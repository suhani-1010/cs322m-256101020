==> flow/design.v <==
module link_top(
    input  wire clk,
    input  wire rst,
    output wire done
);
    wire req, ack;
    wire [7:0] data;
    wire [7:0] last_byte;
    master_fsm u_master(
        .clk(clk), .rst(rst), .ack(ack),
        .req(req), .data(data), .done(done)
    );
    slave_fsm u_slave(
        .clk(clk), .rst(rst), .req(req),
        .data_in(data), .ack(ack), .last_byte(last_byte)
    );
endmodule
module master_fsm(
    input  wire clk,
    input  wire rst,
    input  wire ack,
    output reg  req,
    output reg  [7:0] data,
    output reg  done
);
    localparam [2:0]
        M_IDLE      = 3'd0,
        M_REQ       = 3'd1,
        M_WAIT_ACK  = 3'd2,
        M_DROP_REQ  = 3'd3,
        M_FINISH    = 3'd4;
    reg [2:0] state, next;
    reg [1:0] byte_idx; 
    always @* begin
        next = state;
        case (state)
            M_IDLE:     next = M_REQ;
            M_REQ:      next = M_WAIT_ACK;
            M_WAIT_ACK: if (ack) next = M_DROP_REQ;
            M_DROP_REQ: if (!ack) begin
                           if (byte_idx == 2'd3) next = M_FINISH;
                           else next = M_REQ;
                         end
            M_FINISH:   next = M_IDLE;
        endcase
    end
    always @(posedge clk) begin
        if (rst) begin
            state <= M_IDLE;
            byte_idx <= 0;
            req <= 0; data <= 8'h00; done <= 0;
        end else begin
            state <= next;
            done <= 0; 
            case (state)
                M_IDLE: begin
                    req <= 0;
                    byte_idx <= 0;
                end
                M_REQ: begin
                    req <= 1;
                    data <= {6'h0, byte_idx}; 
                end
                M_WAIT_ACK: begin
                end
                M_DROP_REQ: begin
                    req <= 0;
                    if (!ack) byte_idx <= byte_idx + 1;
                end
                M_FINISH: begin
                    done <= 1;
                end
            endcase
        end
    end
endmodule
module slave_fsm(
    input  wire clk,
    input  wire rst,
    input  wire req,
    input  wire [7:0] data_in,
    output reg  ack,
    output reg  [7:0] last_byte
);
    localparam [1:0]
        S_WAIT_REQ   = 2'd0,
        S_ASSERT_ACK = 2'd1,
        S_HOLD_ACK   = 2'd2,
        S_DROP_ACK   = 2'd3;
    reg [1:0] state, next;
    reg [1:0] hold_cnt;
    always @* begin
        next = state;
        case (state)
            S_WAIT_REQ:   if (req) next = S_ASSERT_ACK;
            S_ASSERT_ACK: next = S_HOLD_ACK;
            S_HOLD_ACK:   if (hold_cnt == 2'd1) next = S_DROP_ACK;
            S_DROP_ACK:   if (!req) next = S_WAIT_REQ;
        endcase
    end
    always @(posedge clk) begin
        if (rst) begin
            state <= S_WAIT_REQ;
            ack <= 0;
            last_byte <= 8'h00;
            hold_cnt <= 0;
        end else begin
            state <= next;
            case (state)
                S_WAIT_REQ: begin
                    ack <= 0;
                end
                S_ASSERT_ACK: begin
                    ack <= 1;
                    last_byte <= data_in; 
                    hold_cnt <= 0;
                end
                S_HOLD_ACK: begin
                    ack <= 1;
                    hold_cnt <= hold_cnt + 1;
                end
                S_DROP_ACK: begin
                    ack <= 0;
                end
            endcase
        end
    end
endmodule
### From RTL to reports: link_top

The steps from the RTL of link_top to its reports follow in flow order.
Lines are those of the file above, counted from 1.
The mark n/a stands for no value.

| inputs | value |
|---|---|
| top module | link_top |
| clock input | clk |
| library | sky130hd |
| timing corner | tt_025C_1v80 |

### Word level

Yosys after proc, flatten, opt, wreduce and memory -nomap, before mapping. Memory bits, and registers merged into a memory's read port (data or address), are not among the register bits. Print and check cells are not counted.

| operators by class | value |
|---|---|
| equality and inequality tests | 14 |
| reduce/logical cells | 12 |
| $add $sub $neg | 2 |
| muxes and demuxes | 14 |

Operators by type and width:

| operator | count |
|---|---|
| parallel mux 3 bit (select 5 bit) | 1 |
| two-way mux 3 bit | 3 |
| parallel mux 2 bit (select 4 bit) | 1 |
| parallel mux 2 bit (select 2 bit) | 2 |
| two-way mux 2 bit | 4 |
| equality test 2 bit (second input constant) | 3 |
| != test 2 bit (second input constant) | 3 |
| nonzero test 2 bit | 3 |
| OR reduction 2 bit | 3 |
| equality test 3 x 2 -> 1 bit (second input constant) | 2 |
| AND reduction 3 bit | 2 |
| nonzero test 5 bit | 1 |
| adder 2 x 1 -> 2 bit (second input constant) | 2 |
| equality test 2 x 1 -> 1 bit (second input constant) | 2 |
| != test 2 x 1 -> 1 bit (second input constant) | 2 |
| parallel mux 1 bit (select 2 bit) | 2 |
| equality test 3 x 1 -> 1 bit (second input constant) | 1 |
| equality test 3 bit (second input constant) | 1 |
| zero test 3 bit | 1 |
| zero test 2 bit | 1 |
| AND reduction 2 bit | 1 |
| two-way mux 1 bit | 1 |

| bit counts | value |
|---|---|
| output and inout bits | 1 |
| word-level cells | 49 |
| bits in registers | 12 |
| bits of input ports | 2 |

### Logic depth

Yosys ltp: most cells in a row. Word level: on the elaborated netlist, between registers, memories and ports. Mapped: between sequential cells and ports; inverters and the memories' decode and read muxes count.

| logic depth | value |
|---|---|
| word-level depth | 4 |
| ABC_AREA | 0 |
| mapped depth | 4 |
| mapped depth without buffers | 4 |

### Netlist

Source: synth_stat.txt of the flow (Yosys; design flattened, memories mapped). It holds for the ABC_AREA given above (unset counts as 0); a run with the other value may have another netlist.

Cell types:

| cell | count | area in all (µm²) |
|---|---|---|
| sky130_fd_sc_hd__dfxtp_1 | 16 | 320.307 |
| sky130_fd_sc_hd__nand2b_1 | 5 | 31.28 |
| sky130_fd_sc_hd__or3b_1 | 3 | 26.275 |
| sky130_fd_sc_hd__a21oi_1 | 5 | 25.024 |
| sky130_fd_sc_hd__ha_1 | 2 | 25.024 |
| sky130_fd_sc_hd__inv_1 | 5 | 18.768 |
| sky130_fd_sc_hd__and3b_1 | 2 | 17.517 |
| sky130_fd_sc_hd__nor2_1 | 4 | 15.014 |
| sky130_fd_sc_hd__nor2b_1 | 2 | 12.512 |
| sky130_fd_sc_hd__nor3b_2 | 1 | 12.512 |
| sky130_fd_sc_hd__or4bb_1 | 1 | 11.261 |
| sky130_fd_sc_hd__or4b_1 | 1 | 10.01 |
| sky130_fd_sc_hd__o41ai_1 | 1 | 8.758 |
| sky130_fd_sc_hd__a22oi_1 | 1 | 7.507 |
| sky130_fd_sc_hd__and2b_1 | 1 | 7.507 |
| sky130_fd_sc_hd__o21bai_1 | 1 | 7.507 |
| sky130_fd_sc_hd__o31ai_1 | 1 | 7.507 |
| sky130_fd_sc_hd__nor4_1 | 1 | 6.256 |

Other cell types: 3; their cells: 3.

| synthesis totals | value |
|---|---|
| standard cells after synthesis | 56 |
| mapped flip-flops | 16 |
| area of sequential cells | 320.3 µm² |
| chip area (Yosys) | 586.8 µm² |
| buffer cells | 1 |

The figures by module come from a second, unflattened synthesis with its own total; it is not the netlist above.

| unflattened totals | value |
|---|---|
| cells (unflattened synthesis) | 94 |
| area total of the unflattened synthesis | 1001.0 µm² |

Rows give one instance, submodules left out.

By module:

| module | area (µm²) | times used | cells | sequential area (µm²) |
|---|---|---|---|---|
| slave_fsm | 538.0 | 1 | 49 | 300.3 |
| master_fsm | 462.9 | 1 | 45 | 220.2 |
| link_top | 0.0 | 1 | 0 | 0.0 |

### Path before layout

Path of least setup slack by OpenSTA after synthesis, without wires, with an ideal clock, recovery checks aside; 20% of the period is set as input and as output delay. Where synthesis merged equal registers, the netlist keeps one of their names.

| timing path after synthesis | value |
|---|---|
| path type | register -> register |
| start point | register u_master.byte_idx[0] |
| end point | register u_master.byte_idx[1] |
| period | 1540 ps |
| stages | 4 |
| path slack | 372 ps |
| arrival time | 1067 ps |
| data required time | 1439 ps |
| launch time at the first pin | 0 ps |
| library setup time | 101 ps |
| path delay | 1168 ps |
| path buffers | 0 |
| period reached after synthesis | 1168 ps |

"path delay" = arrival - input delay + setup time.
"stages" counts driving pins, that of a launching flip-flop among them; a cell with two outputs on the path counts twice.
"period reached after synthesis" is the clock period less the worst setup slack; recovery checks do not enter. This is arithmetic on one report: input and output delays are still those of the set period (20% each).
The rows between start and end are the longest chain of elaborated cells between them; the timing report does not say that the signal goes this way. Where chains are equally long, one stands for them.
A line is the first line of the expression or statement that the cell stems from. Yosys adds cells for indexed reads and writes and turns some case tables into memories.
A register here has more assigning lines than the two given.

| between the ends, after synthesis | value |
|---|---|
| cells stage by stage | sky130_fd_sc_hd__dfxtp_1 sky130_fd_sc_hd__ha_1 sky130_fd_sc_hd__or4bb_1 sky130_fd_sc_hd__o41ai_1 |
| cells in the longest elaborated chain | 3 |
| elaborated cells on any way between the ends | 3 |
| source lines of those cells | 2 |
| those cells by class | add/sub (1); mux (2) |

RTL lines, path after synthesis:

| element | RTL line | text |
|---|---|---|
| from (decl) | 33 | `reg [1:0] byte_idx;` |
| from (assign) | 50 | `byte_idx <= 0;` |
| from (assign) | 68 | `if (!ack) byte_idx <= byte_idx + 1;` |
| adder 2 x 1 -> 2 bit | 68 |  |
| two-way mux 2 bit | 68 |  |
| parallel mux 2 bit (select 2 bit) | 55 | `case (state)` |
| to (assign) | 58 | `byte_idx <= 0;` |
| to (assign) | 68 |  |
| to (decl) | 33 |  |

### Timing after layout

From the final timing report of job 1: the path of least setup slack in the routed layout; clock arrival at registers is part of the times.
The path's times are printed in steps of 10 ps; the period is the one set.

| timing path after layout | value |
|---|---|
| path type | register -> register |
| start point | register u_master.byte_idx[1] |
| end point | register u_master.byte_idx[1] |
| path buffers | 0 |
| arrival time | 1400 ps |
| period | 1320 ps |
| library setup time | 90 ps |
| stages | 4 |
| path slack | 110 ps |
| launch time at the first pin | 280 ps |
| data required time | 1510 ps |

The rows between start and end are the longest chain of elaborated cells between them; the timing report does not say that the signal goes this way. Where chains are equally long, one stands for them.
A register here has more assigning lines than the two given.

| between the ends, after layout | value |
|---|---|
| cells stage by stage | sky130_fd_sc_hd__dfxtp_1 sky130_fd_sc_hd__ha_1 sky130_fd_sc_hd__or4bb_1 sky130_fd_sc_hd__o41ai_1 |
| cells in the longest elaborated chain | 3 |
| elaborated cells on any way between the ends | 3 |
| source lines of those cells | 2 |
| those cells by class | add/sub (1); mux (2) |

RTL lines, path after layout:

| element | RTL line | text |
|---|---|---|
| from (decl) | 33 | `reg [1:0] byte_idx;` |
| from (assign) | 50 | `byte_idx <= 0;` |
| from (assign) | 68 | `if (!ack) byte_idx <= byte_idx + 1;` |
| adder 2 x 1 -> 2 bit | 68 |  |
| two-way mux 2 bit | 68 |  |
| parallel mux 2 bit (select 2 bit) | 55 | `case (state)` |
| to (assign) | 58 | `byte_idx <= 0;` |
| to (assign) | 68 |  |
| to (decl) | 33 |  |

Hand-over note for link_top

Top module link_top; platform sky130hd; tools Yosys and OpenROAD; 2 stored runs in no particular order. Input and output delays are each 20% of the period that was set; the output load is 0.01 pF.
By "period achieved" is meant the clock period of the run minus its worst setup slack. This is arithmetic on one report: input and output delays are still those of the set period (20% each).
"time of the worst setup path" is the time allowed to the run's worst setup path (the clock period less input and output delay, where it has them) less its slack. Clock arrival times count: a late capture clock shortens it, a late launch clock lengthens it.
"time of the worst setup path" is given in steps of 10 ps.
Settings: . = not set for that run.

| run | period_ns | CORE_UTILIZATION | PLACE_DENSITY | HOLD_SLACK_MARGIN | ABC_AREA | CTS_CLUSTER_SIZE | CAP_MARGIN | MIN_ROUTING_LAYER | CORE_MARGIN | SLEW_MARGIN | SETUP_SLACK_MARGIN | PLACE_DENSITY_LB_ADDON | TNS_END_PERCENT | CTS_CLUSTER_DIAMETER | die size (µm²) | standard-cell area after layout (µm²) | area of the synthesized netlist (µm²) | setup slack of the critical path (ps) | worst hold slack after layout (ps) | period achieved (ps) | sum of negative setup slack (ps) | time of the worst setup path (ps) | class of the worst setup path |
|---|---|---|---|---|---|---|---|---|---|---|---|---|---|---|---|---|---|---|---|---|---|---|---|
| job 1 | 1.32 | 30 | 0.94 | -0.09 | 0 | 81 | 15 | met1 | 2 | 20 | . | . | . | . | 2325.7 | 669.4 | 586.8 | 113 | 431 | 1207 | 0 | 1210 | register -> register |
| job 2 | 1.87 | 25 | . | . | 1 | 17 | 20 | met2 | 4 | 10 | 0.5 | 0.08 | 55 | 200 | 3133.8 | 654.4 | 575.6 | 639 | 445 | 1231 | 0 | 860 | register -> output |

End of note.
